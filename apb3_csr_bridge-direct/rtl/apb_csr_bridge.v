==> flow/design.v <==
module apb_csr_bridge(
  PCLK,
  PADDR,
  PENABLE,
  PSEL,
  PRESERN,
  PWRITE,
  PREADY,
  PSLVERR,
  PWDATA,
  PRDATA,
  CSR_A,
  CSR_WE,
  CSR_DW,
  CSR_DR
  );
input PCLK, PENABLE, PSEL, PRESERN, PWRITE;
input  [31:0] PADDR;
input  [31:0] PWDATA;
input  [31:0] CSR_DR;
output reg [31:0] PRDATA;
output reg [31:0] CSR_DW;
output reg [13:0] CSR_A;
output reg PREADY, CSR_WE;
output PSLVERR;
wire rd_enable;
wire wr_enable;
reg [1:0]  state;
parameter IDLE  = 2'b00;
parameter READ1 = 2'b01;
parameter READ2 = 2'b10;
parameter WRITE = 2'b11;
assign wr_enable = (PENABLE && PWRITE && PSEL);
assign rd_enable = (!PWRITE && PSEL);
assign PSLVERR = 1'b0;
always @(posedge PCLK, negedge PRESERN) begin
	if (!PRESERN) begin
		CSR_A <= 32'b0;
		CSR_DW <= 32'b0;
		CSR_WE <= 1'b0;
		PREADY <= 1'b1;
		PRDATA <= 32'b0;
		state <= IDLE;
	end else begin
		case (state)
			IDLE:
				if (wr_enable) begin
					CSR_A[31:14] <= 18'b0;
					CSR_A[13:0] <= PADDR[13:0];
					CSR_DW <= PWDATA;
					CSR_WE <= 1'b1;
					PREADY <= 1'b0;
					PRDATA <= 32'b0;
					state <= WRITE;
				end else if (rd_enable) begin
					CSR_A[31:14] <= 18'b0;
					CSR_A[13:0] <= PADDR[13:0];
					CSR_DW <= 32'b0;
					CSR_WE <= 1'b0;
					PREADY <= 1'b0;
					PRDATA <= 32'b0;
					state <= READ1;
				end else begin
					CSR_A <= 32'b0;
					CSR_DW <= 32'b0;
					CSR_WE <= 1'b0;
					PREADY <= 1'b1;
					PRDATA <= 32'b0;
					state <= IDLE;
				end
			READ1: begin
					CSR_A[31:14] <= 18'b0;
					CSR_A[13:0] <= PADDR[13:0];
					CSR_DW <= 32'b0;
					CSR_WE <= 1'b0;
					PREADY <= 1'b0;
					PRDATA <= 32'b0;
					state <= READ2;
				end
			READ2: begin
					PREADY <= 1'b1;
					PRDATA <= CSR_DR;
					CSR_A <= 32'b0;
					CSR_DW <= 32'b0;
					CSR_WE <= 1'b0;
					state <= IDLE;
				end
			WRITE: begin
					CSR_A[31:14] <= 18'b0;
					CSR_A[13:0] <= PADDR[13:0];
					CSR_DW <= 32'b0;
					CSR_WE <= 1'b0;
					PREADY <= 1'b1;
					PRDATA <= 32'b0;
					state <= IDLE;
				end
			default: begin
					CSR_A <= 32'b0;
					CSR_DW <= 32'b0;
					CSR_WE <= 1'b0;
					PREADY <= 1'b1;
					PRDATA <= 32'b0;
					state <= IDLE;
				end
		endcase
	end
end
endmodule
* Tool chain data of apb_csr_bridge
The steps from the RTL of apb_csr_bridge to its reports follow in flow order.
Line numbers count from 1 in the design file above.
Operators: Yosys type, input widths -> output width; for muxes data width and select width s.
Cell names lack the library's common part.
The mark n/a stands for no value.
- Design top :: apb_csr_bridge
- Clock :: PCLK
- Standard-cell library :: sky130hd
- Timing corner :: tt_025C_1v80

* Word-level counts
Source: Yosys, flattened and elaborated, memories not mapped. Widths are those after wreduce; folded enables and synchronous resets count as part of the registers. Registers that Yosys merges into a memory's read port (data or address) are not register bits. Print and check cells do not count. Equal cells are merged and count once.
- Multiplexer cells :: 14
- Reduce/logical cells :: 9
- Equal/unequal tests :: 3
** Operator list (count)
- $pmux 32 s2 :: 2
- $pmux 14 s3 :: 1
- $mux 32 :: 1
- $mux 14 :: 2
- $reduce_or 3->1 :: 2
- $pmux 2 s3 :: 1
- $eq 2x2->1 const B :: 2
- $reduce_or 2->1 :: 2
- $mux 1 :: 4
- $logic_and 1x1->1 :: 3
- $pmux 1 s3 :: 1
- $eq 2x1->1 const B :: 1
- $logic_not 2->1 :: 1
- $pmux 1 s2 :: 1
- $mux 2 :: 1
- $logic_not 1->1 :: 1
- Input bits :: 101
- Word-level cells :: 32
- Register bits :: 82
- Output and inout port bits :: 81

* Logic depth
Yosys ltp: most cells in a row. Word level: on the elaborated netlist, between registers, memories and ports. Mapped: between sequential cells and ports; inverters and the memories' decode and read muxes count.
- Depth after elaboration :: 5
- ABC_AREA :: 0
- Gate-level depth with buffers :: 4
- Depth with buffers taken out :: 3

* After synthesis
Source: synth_stat.txt of the flow (Yosys; design flattened, memories mapped). It holds for the ABC_AREA given above (unset counts as 0); a run with the other value may have another netlist.
Totals and module areas in this step are rounded.
** Cell types
- dfrtp_1 :: count 82, area in all 2.05E+03 sq um
- and2_1 :: count 64, area in all 400.384 sq um
- and2_4 :: count 10, area in all 87.584 sq um
- dfstp_2 :: count 2, area in all 52.55 sq um
- and2_2 :: count 4, area in all 30.029 sq um
- nor4_4 :: count 1, area in all 21.27 sq um
- buf_4 :: count 2, area in all 15.014 sq um
- nand2b_4 :: count 1, area in all 13.763 sq um
- a311o_2 :: count 1, area in all 11.261 sq um
- buf_6 :: count 1, area in all 11.261 sq um
- clkbuf_1 :: count 3, area in all 11.261 sq um
- nand2_1 :: count 3, area in all 11.261 sq um
- clkbuf_2 :: count 2, area in all 10.01 sq um
- a211o_1 :: count 1, area in all 8.758 sq um
- nor2_1 :: count 2, area in all 7.507 sq um
- nand2b_1 :: count 1, area in all 6.256 sq um
- or3_1 :: count 1, area in all 6.256 sq um
- a21oi_1 :: count 1, area in all 5.005 sq um
Not listed: further types 3, cells in them 3.
- Buffer cells :: 8
- Cells in the netlist :: 185
- Mapped flip-flops :: 84
- Mapped area :: 2770 sq um
- Sequential part of the area :: 2100 sq um

* Worst setup path after synthesis
Source: OpenSTA report_checks on the synthesized netlist (no wires, ideal clock, input and output delay 20% of the period each), path of least setup slack; recovery checks are left aside. Register names are those of the netlist, which keeps one name where synthesis merged equal registers.
- Path kind :: in2reg
- Start :: input port PENABLE
- End :: register CSR_A[10]
- Stages :: 4
- Launch time at the first pin :: 0.366 ns
- Path buffers :: 1
- Arrival time :: 1.175 ns
- Setup time :: 0.117 ns
- Required time :: 1.713 ns
- External input delay :: 0.366 ns
- Slack :: 0.538 ns
- Path delay :: 0.926 ns
- Clock period :: 1.83 ns
- Synthesis period reached :: 1.292 ns
"path delay" is the arrival time less input delay plus setup time.
"stages" counts driving pins, that of a launching flip-flop among them; a cell with two outputs on the path counts twice.
"synthesis period reached" is the clock period less the worst setup slack; recovery checks do not enter. This is arithmetic on one report: input and output delays are still those of the set period (20% each).
The rows between start and end are the longest chain of elaborated cells between them; the timing report does not say that the signal goes this way. Where chains are equally long, one stands for them.
Each line given opens the expression or statement behind the cell; cells for indexed reads and writes are added by Yosys, which also makes memories of some case tables.
At most two assigning lines are given for a register; there are more.
- Cell sequence :: nand2b_4 -> a311o_2 -> buf_6 -> and2_4
- Cells in the longest elaborated chain :: 4
- Elaborated cells between the ends (all ways) :: 4
- RTL lines with such cells :: 3
- Classes of those cells :: mux: 2; reduce/logical: 2
** RTL lines, path post-synthesis
- from (decl) :: RTL line 17 : input PCLK, PENABLE, PSEL, PRESERN, PWRITE;
- $logic_and 1x1->1 x2 :: RTL line 33 : assign wr_enable = (PENABLE && PWRITE && PSEL);
- $mux 14 :: RTL line 47 : if (wr_enable) begin
- $pmux 14 s3 :: RTL line 45 : case (state)
- to (assign) :: RTL line 49 : CSR_A[13:0] <= PADDR[13:0];
- to (assign) :: RTL line 57 : CSR_A[13:0] <= PADDR[13:0];
- to (decl) :: RTL line 23 : output reg [13:0] CSR_A;

* Timing after layout
From the final timing report of record 1: the path of least setup slack in the routed layout; clock arrival at registers is part of the times.
- Path kind :: in2reg
- Start :: input port PENABLE
- End :: register CSR_A[6]
- Launch time at the first pin :: 0.27 ns
- Clock period :: 1.35 ns
- Slack :: 0.05 ns
- External input delay :: 0.27 ns
- Setup time :: 0.11 ns
- Arrival time :: 1.52 ns
- Required time :: 1.57 ns
- Path buffers :: 1
- Stages :: 4
The rows between start and end are the longest chain of elaborated cells between them; the timing report does not say that the signal goes this way. Where chains are equally long, one stands for them.
At most two assigning lines are given for a register; there are more.
- Cell sequence :: clkdlybuf4s50_1 -> nand2b_4 -> a311o_2 -> and2_2
- Cells in the longest elaborated chain :: 4
- Elaborated cells between the ends (all ways) :: 4
- RTL lines with such cells :: 3
- Classes of those cells :: mux: 2; reduce/logical: 2
** RTL lines, path after layout
- from (decl) :: RTL line 17 : input PCLK, PENABLE, PSEL, PRESERN, PWRITE;
- $logic_and 1x1->1 x2 :: RTL line 33 : assign wr_enable = (PENABLE && PWRITE && PSEL);
- $mux 14 :: RTL line 47 : if (wr_enable) begin
- $pmux 14 s3 :: RTL line 45 : case (state)
- to (assign) :: RTL line 49 : CSR_A[13:0] <= PADDR[13:0];
- to (assign) :: RTL line 57 : CSR_A[13:0] <= PADDR[13:0];
- to (decl) :: RTL line 23 : output reg [13:0] CSR_A;

FLOW RESULTS
============

Measured data: module apb_csr_bridge, platform sky130hd, 2 stored runs of the flow under differing settings, order arbitrary. Input and output delays are each 20% of the period that was set; the output load is 0.01 pF.
By "time on the worst setup path" is meant the share of the clock period that the worst setup path is allowed (20% is reserved at inputs, 20% at outputs), minus its slack. Clock arrival times at its registers enter into it.
"total power of the final layout": no workload was simulated; the value follows from the tool's default switching activity.
The measured numbers are rounded.

* Record 1
** Files
==> flow/run.sh <==
#!/bin/bash
# the make line also repeats the synthesis and layout settings of config.mk as NAME=value (left out here)
make -C /OpenROAD-flow-scripts/flow DESIGN_CONFIG=/design/flow/config.mk WORK_HOME=/design/flow/orfs CLKGATE_MAP_FILE= finish
==> flow/config.mk <==
export PLATFORM = sky130hd
export DESIGN_NAME = apb_csr_bridge
export DESIGN_NICKNAME = apb_csr_bridge
export VERILOG_FILES = /design/flow/design.v
export SDC_FILE = /design/flow/constraint.sdc
export NUM_CORES = 4
export LEC_CHECK = 0
export CAP_MARGIN = 20
export CORE_MARGIN = 2
export CORE_UTILIZATION = 40
export SLEW_MARGIN = 20
==> flow/constraint.sdc <==
create_clock -name core_clock -period 1.35 [get_ports {PCLK}]
set_input_delay 0.2700 -clock core_clock [delete_from_list [all_inputs] [get_ports {PCLK}]]
set_output_delay 0.2700 -clock core_clock [all_outputs]
set_load 0.01 [all_outputs]
** Results
- Post-synthesis cell area :: 2770 sq um
- Full die area :: 7620 sq um
- Std-cell area (final layout) :: 4680 sq um
- Smallest setup slack :: 0.050 ns
- Total negative setup slack :: 0.000 ns
- Final worst hold slack :: 0.231 ns
- Total power of the final layout :: 4830 uW
- Time on the worst setup path :: 1.03 ns
- Type of the worst setup path :: in2reg

* Record 2
** Files
==> flow/run.sh <==
#!/bin/bash
# the make line also repeats the synthesis and layout settings of config.mk as NAME=value (left out here)
make -C /OpenROAD-flow-scripts/flow DESIGN_CONFIG=/design/flow/config.mk WORK_HOME=/design/flow/orfs CLKGATE_MAP_FILE= finish
==> flow/config.mk <==
export PLATFORM = sky130hd
export DESIGN_NAME = apb_csr_bridge
export DESIGN_NICKNAME = apb_csr_bridge
export VERILOG_FILES = /design/flow/design.v
export SDC_FILE = /design/flow/constraint.sdc
export NUM_CORES = 4
export LEC_CHECK = 0
export CAP_MARGIN = 20
export CELL_PAD_IN_SITES_GLOBAL_PLACEMENT = 1
export CORE_MARGIN = 2
export CORE_UTILIZATION = 48
export SETUP_SLACK_MARGIN = 0.1
export SLEW_MARGIN = 25
export TNS_END_PERCENT = 60
==> flow/constraint.sdc <==
create_clock -name core_clock -period 1.07 [get_ports {PCLK}]
set_input_delay 0.2140 -clock core_clock [delete_from_list [all_inputs] [get_ports {PCLK}]]
set_output_delay 0.2140 -clock core_clock [all_outputs]
set_load 0.01 [all_outputs]
** Results
- Post-synthesis cell area :: 2770 sq um
- Full die area :: 6400 sq um
- Std-cell area (final layout) :: 4850 sq um
- Smallest setup slack :: -0.275 ns
- Total negative setup slack :: -16.5 ns
- Final worst hold slack :: 0.250 ns
- Total power of the final layout :: 6530 uW
- Time on the worst setup path :: 1.35 ns
- Type of the worst setup path :: reg2reg
